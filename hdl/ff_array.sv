==> flow/design.v <==
module ff_array #(
            parameter               S_INDEX     = 4,
            parameter               WIDTH       = 1
)(
    input   logic                   clk0,
    input   logic                   rst0,
    input   logic                   csb0,
    input   logic                   web0,
    input   logic   [S_INDEX-1:0]   addr0,
    input   logic   [WIDTH-1:0]     din0,
    output  logic   [WIDTH-1:0]     dout0
);
            localparam              NUM_SETS    = 2**S_INDEX;
            logic                   web0_reg;
            logic   [S_INDEX-1:0]   addr0_reg;
            logic   [WIDTH-1:0]     din0_reg;
            logic   [WIDTH-1:0]     internal_array [NUM_SETS];
    always_ff @(posedge clk0) begin
        if (rst0) begin
            web0_reg  <= 1'b0;
            addr0_reg <= 'x;
            din0_reg  <= 'x;
        end else begin
            if (!csb0) begin
                web0_reg  <= web0;
                addr0_reg <= addr0;
                din0_reg  <= din0;
            end
        end
    end
    always_ff @(posedge clk0) begin
        if (rst0) begin
            for (int i = 0; i < NUM_SETS; i++) begin
                internal_array[i] <= '0;
            end
        end else begin
            if (!web0_reg) begin
                internal_array[addr0_reg] <= din0_reg;
            end
        end
    end
    always_comb begin
        dout0 = internal_array[addr0_reg];
    end
endmodule : ff_array
# From RTL to reports: ff_array
# Tool output for the design above, in the order of the flow.
# Line numbers count from 1 in the design file above.
# Library cell names are shortened.
# The mark - stands for no value.
[design] top_module="ff_array" clock_port="clk0" lib="sky130hd" lib_corner="tt_025C_1v80"

# Elaborated design
# Counts by Yosys on the flattened word-level netlist (proc, flatten, opt, wreduce; memories kept). Print and check cells are left out. Cells with the same type and inputs are merged into one.
# Memory sizes are those after Yosys's memory passes, which may raise the word count (mostly to a power of two), join words into wider ones and drop unused or constant bits.
[bits] mem_count=1 reg_bits=6 ram_bits=16 out_inout_bits=1 word_cells=17
[classes] equal=1 muxes=12
[mem_list] name="internal_array" size=16 width=1 line=17 rtl="logic   [WIDTH-1:0]     internal_array [NUM_SETS];"
[ops] cell="two-way mux 4 bit" count=5
[ops] cell="two-way mux 1 bit" count=7
[ops] cell="inequality test 2 bit (second input constant)" count=1

# Longest topological paths
# Yosys ltp: most cells in a row. Word level: on the elaborated netlist, between registers, memories and ports. Mapped: between sequential cells and ports; inverters and the memories' decode and read muxes count.
[logic_depth] depth_word=3 abc_area=0 mapped_depth=3

# After synthesis
# The flow's flattened synthesis, as Yosys stat reports it; memories are mapped. The netlist is that of the ABC_AREA named above (0 if unset); the other value can give another one.
# Totals and module areas in this step are rounded.
[mapped] area_um2=1220 flip_flops=26 buffers=3 stdcells=93
[types] type="edfxtp_1" count=21
[types] type="mux4_1" count=4
[types] type="dfxtp_1" count=5
[types] type="a21o_1" count=12
[types] type="nor2_1" count=19
[types] type="mux2_2" count=4
[types] type="mux2i_1" count=4
[types] type="o21bai_1" count=4
[types] type="nand2_1" count=5
[types] type="nand2b_1" count=2
[types] type="nor2b_1" count=2
[types] type="nand3_1" count=2
[types] type="nor4b_1" count=1
[types] type="clkbuf_1" count=2
[types] type="nand3b_1" count=1
[types] type="and2_1" count=1
[types] type="and3_1" count=1
[types] type="nor4_1" count=1
# Not listed: further types 2, cells in them 2.

# Path before layout
# Path of least setup slack by OpenSTA after synthesis, without wires, with an ideal clock, recovery checks aside; 20% of the period is set as input and as output delay. Where synthesis merged equal registers, the netlist keeps one of their names.
[synth_path] path_kind="register to output" startpoint="reg (name not given)" endpoint="out dout0[0]" output_delay_ns=0.290 clock_period_ns=1.45 t_first_pin_ns=0.000 stages=4 path_slack_ns=-0.024 delay_ns=1.184 t_required_ns=1.160 path_buffers=0 arrival_time_ns=1.184 period_less_setup_slack_ns=1.474
# "delay_ns" = arrival - input delay + setup time.
# At an output port there is no setup time.
# "stages": output pins that drive a net of the path, with the launching flip-flop's if there is one; two outputs of one cell count as two.
# "period_less_setup_slack_ns" = period - worst setup slack (recovery checks aside). The figure is calculated, with input and output delays left at 20% of the set period.
[synth_between] path_cell_list="dfxtp_1 -> mux4_1 -> mux2i_1 -> mux2i_1"
[synth_rtl] item="end, declared" line=11 rtl="output  logic   [WIDTH-1:0]     dout0"
# No chain of elaborated cells between the ends is given.

# Timing after layout
# From the final timing report of flow run 1: the path of least setup slack in the routed layout; clock arrival at registers is part of the times.
[layout_path] path_kind="register to output" startpoint="reg (name not given)" endpoint="out dout0[0]" clock_period_ns=1.59 path_buffers=1 t_required_ns=1.27 output_delay_ns=0.32 path_slack_ns=-0.24 arrival_time_ns=1.51 t_first_pin_ns=0.26 stages=5
[layout_between] path_cell_list="dfxtp_4 -> mux4_2 -> mux2i_1 -> mux2i_1 -> buf_2"
[layout_rtl] item="end, declared" line=11 rtl="output  logic   [WIDTH-1:0]     dout0"
# No chain of elaborated cells between the ends is given.

Lab notebook: ff_array

Below are 2 stored runs of the flow (Yosys, OpenROAD; platform sky130hd) on ff_array, each with its settings and what was measured, unordered. Constraints: input delay and output delay 20% of the set period each, output load 0.01 pF.
"worst setup path time" = time allowed to the worst setup path (clock period - input delay - output delay, where it has them) - its slack; a late launch clock adds to it, a late capture clock takes from it.
By "power" is meant OpenSTA's value without simulated activity: inputs other than the clock are taken to toggle once in ten clock periods, and the tool carries that through the logic.
The results are shown rounded.
[flow run 1] settings: period_ns=1.59, CORE_UTILIZATION=23, CAP_MARGIN=20, CORE_MARGIN=2, SLEW_MARGIN=20
[flow run 1] result: chip area after synthesis (Yosys) 1220 µm², die area 5900 µm², standard-cell area of the final layout 1520 µm², worst setup slack after layout -0.241 ns, total negative slack -0.241 ns, worst hold slack 0.613 ns, power 1.38 mW, worst setup path time 1.51 ns, worst setup path kind register to output
[flow run 2] settings: period_ns=0.966, CORE_UTILIZATION=54, PLACE_DENSITY=0.82, CORE_ASPECT_RATIO=0.78, CORE_MARGIN=4, CELL_PAD_IN_SITES_DETAIL_PLACEMENT=2, GPL_TIMING_DRIVEN=0, CTS_CLUSTER_SIZE=28, CTS_CLUSTER_DIAMETER=277, CAP_MARGIN=15, SLEW_MARGIN=15, MIN_ROUTING_LAYER=met2
[flow run 2] result: did not finish, placement stopped with DPL-0033
